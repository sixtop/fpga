==> flow/design.v <==
module counter ( 
  input   logic clk,
  input  logic reset_b,
  output  logic [15:0] leds
);
parameter BW = 37;
logic [BW-1:0] counter_flops;
always_comb leds = ~counter_flops[BW-1:BW-16];
always_ff @ (posedge clk or negedge reset_b) begin
   if (~reset_b) 
      counter_flops <= '0;
   else          
      counter_flops <= counter_flops + 1'b1;
end
endmodule
# [From RTL to reports: counter]
# Tool output for the design above, in the order of the flow.
# Line numbers count from 1 in the design file above.
# Cell names lack the library's common part.
# A cell with n/a has no value.
[design] top="counter" clk_port="clk" lib="sky130hd" lib_corner="tt_025C_1v80"

# [After elaboration]
# Source: Yosys, flattened and elaborated, memories not mapped. Widths are those after wreduce; folded enables and synchronous resets count as part of the registers. Registers that Yosys merges into a memory's read port (data or address) are not register bits. Print and check cells do not count. Equal cells are merged and count once.
[classes] n_shift=0 equal=0 div_mod_pow=0 mux=0 n_mul=0 logic=1 compare=0 reduce_and_logical=0 n_addsub=1
[ops] op="37-bit by 1-bit adder with 37-bit output with constant B" n=1
[ops] op="16-bit NOT" n=1
[bits] reg_bits=37 clocked_rd_ports_x_width=0 mem_bits_ro=0 n_memories=0 output_inout_bits=16 wordCells=3 latch_bits=0 ramBits=0

# [Depth]
# Depth = most cells in a row (Yosys ltp): at word level without a register or memory, in the mapped netlist without a sequential cell, where the memories' decode and read muxes count.
[logic_depth] word_depth=1 abc_area=0 depth_mapped=6 ltp_nobuf=5

# [Mapped cells and area]
# Source: synth_stat.txt of the flow (Yosys; design flattened, memories mapped). It holds for the ABC_AREA given above (unset counts as 0); a run with the other value may have another netlist.
# The area totals of this step are shown rounded.
[mapped] area_um2=1700 mapped_cells=160 ff_cells=37 sequential_area_um2=930
[by_type] cell_type="dfrtp_1" n=37 type_area_um2=925.888
[by_type] cell_type="xnor2_1" n=29 type_area_um2=253.994
[by_type] cell_type="nand4_1" n=18 type_area_um2=112.608
[by_type] cell_type="nand3_1" n=16 type_area_um2=80.077
[by_type] cell_type="inv_1" n=19 type_area_um2=71.318
[by_type] cell_type="xor2_1" n=6 type_area_um2=52.55
[by_type] cell_type="nor4_4" n=2 type_area_um2=42.541
[by_type] cell_type="nor2_1" n=7 type_area_um2=26.275
[by_type] cell_type="and3_1" n=4 type_area_um2=25.024
[by_type] cell_type="nor3_1" n=5 type_area_um2=25.024
[by_type] cell_type="nand4_4" n=1 type_area_um2=21.27
[by_type] cell_type="nand2_1" n=4 type_area_um2=15.014
[by_type] cell_type="and2_1" n=2 type_area_um2=12.512
[by_type] cell_type="ha_1" n=1 type_area_um2=12.512
[by_type] cell_type="nor4_2" n=1 type_area_um2=12.512
[by_type] cell_type="buf_6" n=1 type_area_um2=11.261
[by_type] cell_type="and4_1" n=1 type_area_um2=8.758
[by_type] cell_type="nor4b_1" n=1 type_area_um2=8.758
# Not listed: further types 5, cells in them 5.

# [Worst setup path after synthesis]
# Path of least setup slack by OpenSTA after synthesis, without wires, with an ideal clock, recovery checks aside; 20% of the period is set as input and as output delay. Where synthesis merged equal registers, the netlist keeps one of their names.
[synth_timing] path_type="flip-flop to flip-flop" start="register counter_flops[3]" end="register counter_flops[29]" setup_slack_ns=0.628 setup_ns=0.123 path_stages=6 path_delay_ns=1.472 tclk_ns=2.1 t_arrival_ns=1.349 path_buffers=1 synth_period_reached_ns=1.472
# "path_delay_ns" = arrival - input delay + setup time.
# "path_stages" counts driving pins, that of a launching flip-flop among them; a cell with two outputs on the path counts twice.
# "synth_period_reached_ns" is the clock period less the worst setup slack; recovery checks do not enter. This is arithmetic on one report: input and output delays are still those of the set period (20% each).
# The rows between start and end are the longest chain of elaborated cells between them; the timing report does not say that the signal goes this way. Where chains are equally long, one stands for them.
# A line is the first line of the expression or statement that the cell stems from. Yosys adds cells for indexed reads and writes and turns some case tables into memories.
[synth_between] path_cell_list="dfrtp_1 -> nand4_4 -> nor4_4 -> buf_6 -> nand4_1 -> xnor2_1" elab_chain_len=1 cells_between=1 classes_between="1 x add/sub"
[synth_rtl] element="start, declared" line_no=7 text="logic [BW-1:0] counter_flops;"
[synth_rtl] element="start, assigned" line_no=11 text="counter_flops <= '0;"
[synth_rtl] element="start, assigned" line_no=13 text="counter_flops <= counter_flops + 1'b1;"
[synth_rtl] element="37-bit by 1-bit adder with 37-bit output" line_no=13
[synth_rtl] element="end, assigned" line_no=11
[synth_rtl] element="end, assigned" line_no=13
[synth_rtl] element="end, declared" line_no=7

# [Path in the finished layout]
# Path of least setup slack in the final report of stored run 1 (OpenROAD, finished layout, wires in). Where an end is a register, its clock arrival counts in the times.
[layout_timing] path_type="flip-flop to flip-flop" start="register counter_flops[5]" end="register counter_flops[36]" tclk_ns=1.15 path_stages=6 path_buffers=1 setup_slack_ns=-0.32 setup_ns=0.11 t_arrival_ns=1.65
# The rows between start and end are the longest chain of elaborated cells between them; the timing report does not say that the signal goes this way. Where chains are equally long, one stands for them.
[layout_between] path_cell_list="dfrtp_1 -> nand4_4 -> nor4_2 -> buf_4 -> nand4_1 -> xnor2_1" elab_chain_len=1 cells_between=1 classes_between="1 x add/sub"
[layout_rtl] element="start, declared" line_no=7 text="logic [BW-1:0] counter_flops;"
[layout_rtl] element="start, assigned" line_no=11 text="counter_flops <= '0;"
[layout_rtl] element="start, assigned" line_no=13 text="counter_flops <= counter_flops + 1'b1;"
[layout_rtl] element="37-bit by 1-bit adder with 37-bit output" line_no=13
[layout_rtl] element="end, assigned" line_no=11
[layout_rtl] element="end, assigned" line_no=13
[layout_rtl] element="end, declared" line_no=7

==> runs of counter <==
Module counter, platform sky130hd: 2 stored runs of the flow (Yosys, OpenROAD) with differing settings, in no particular order. Input and output delays are each 20% of the period that was set; the output load is 0.01 pF.
"achieved_clock_period_ns": clock period set for the run, less the worst setup slack. It is reckoned from that one timing run; input and output delays stay at 20% of the period that was set.
"worst_path_time_ns" means the part of the period allowed to the worst setup path (the constraints hold back 20% at inputs and 20% at outputs) less its slack; where the path has registers, the arrival times of their clocks count too.
By "fin_power_uw" is meant OpenSTA's value without simulated activity: inputs other than the clock are taken to toggle once in ten clock periods, and the tool carries that through the logic.
Values from the reports are rounded here.

[flow] stored run 1: files
==> flow/run.sh <==
#!/bin/bash
# the make line also repeats the synthesis and layout settings of config.mk as NAME=value (left out here)
make -C /OpenROAD-flow-scripts/flow DESIGN_CONFIG=/design/flow/config.mk WORK_HOME=/design/flow/orfs CLKGATE_MAP_FILE= finish
==> flow/config.mk <==
export PLATFORM = sky130hd
export DESIGN_NAME = counter
export DESIGN_NICKNAME = counter
export VERILOG_FILES = /design/flow/design.v
export SDC_FILE = /design/flow/constraint.sdc
export NUM_CORES = 4
export LEC_CHECK = 0
export CAP_MARGIN = 20
export CORE_MARGIN = 2
export CORE_UTILIZATION = 40
export SLEW_MARGIN = 20
==> flow/constraint.sdc <==
create_clock -name core_clock -period 1.15 [get_ports {clk}]
set_input_delay 0.2300 -clock core_clock [delete_from_list [all_inputs] [get_ports {clk}]]
set_output_delay 0.2300 -clock core_clock [all_outputs]
set_load 0.01 [all_outputs]

[flow] stored run 1: metrics
[metrics] final_cell_area_um2 = 2700
[metrics] fin_tns_ns = -6.7
[metrics] fin_ws_ns = -0.32
[metrics] worst_path_time_ns = 1.47
[metrics] worst_setup_path_type = flip-flop to flip-flop
[metrics] achieved_clock_period_ns = 1.473
[metrics] fin_power_uw = 2300
[metrics] post_synth_area_um2 = 1700
[metrics] layout_utilization_frac = 0.62
[metrics] die_um2 = 4900

[flow] stored run 2: files
==> flow/run.sh <==
#!/bin/bash
# the make line also repeats the synthesis and layout settings of config.mk as NAME=value (left out here)
make -C /OpenROAD-flow-scripts/flow DESIGN_CONFIG=/design/flow/config.mk WORK_HOME=/design/flow/orfs CLKGATE_MAP_FILE= finish
==> flow/config.mk <==
export PLATFORM = sky130hd
export DESIGN_NAME = counter
export DESIGN_NICKNAME = counter
export VERILOG_FILES = /design/flow/design.v
export SDC_FILE = /design/flow/constraint.sdc
export NUM_CORES = 4
export LEC_CHECK = 0
export ABC_AREA = 0
export CAP_MARGIN = 20
export CORE_ASPECT_RATIO = 1.13
export CORE_MARGIN = 2
export CORE_UTILIZATION = 40
export CTS_CLUSTER_SIZE = 16
export GPL_TIMING_DRIVEN = 1
export MIN_ROUTING_LAYER = met2
export PLACE_DENSITY_LB_ADDON = 0.29
export SETUP_SLACK_MARGIN = 0.19
export SLEW_MARGIN = 20
export TNS_END_PERCENT = 60
==> flow/constraint.sdc <==
create_clock -name core_clock -period 1.27 [get_ports {clk}]
set_input_delay 0.2540 -clock core_clock [delete_from_list [all_inputs] [get_ports {clk}]]
set_output_delay 0.2540 -clock core_clock [all_outputs]
set_load 0.01 [all_outputs]

[flow] stored run 2: metrics
[metrics] final_cell_area_um2 = 2700
[metrics] fin_tns_ns = -4.7
[metrics] fin_ws_ns = -0.24
[metrics] worst_path_time_ns = 1.51
[metrics] worst_setup_path_type = flip-flop to flip-flop
[metrics] achieved_clock_period_ns = 1.508
[metrics] fin_power_uw = 2100
[metrics] post_synth_area_um2 = 1700
[metrics] layout_utilization_frac = 0.65
[metrics] die_um2 = 4900
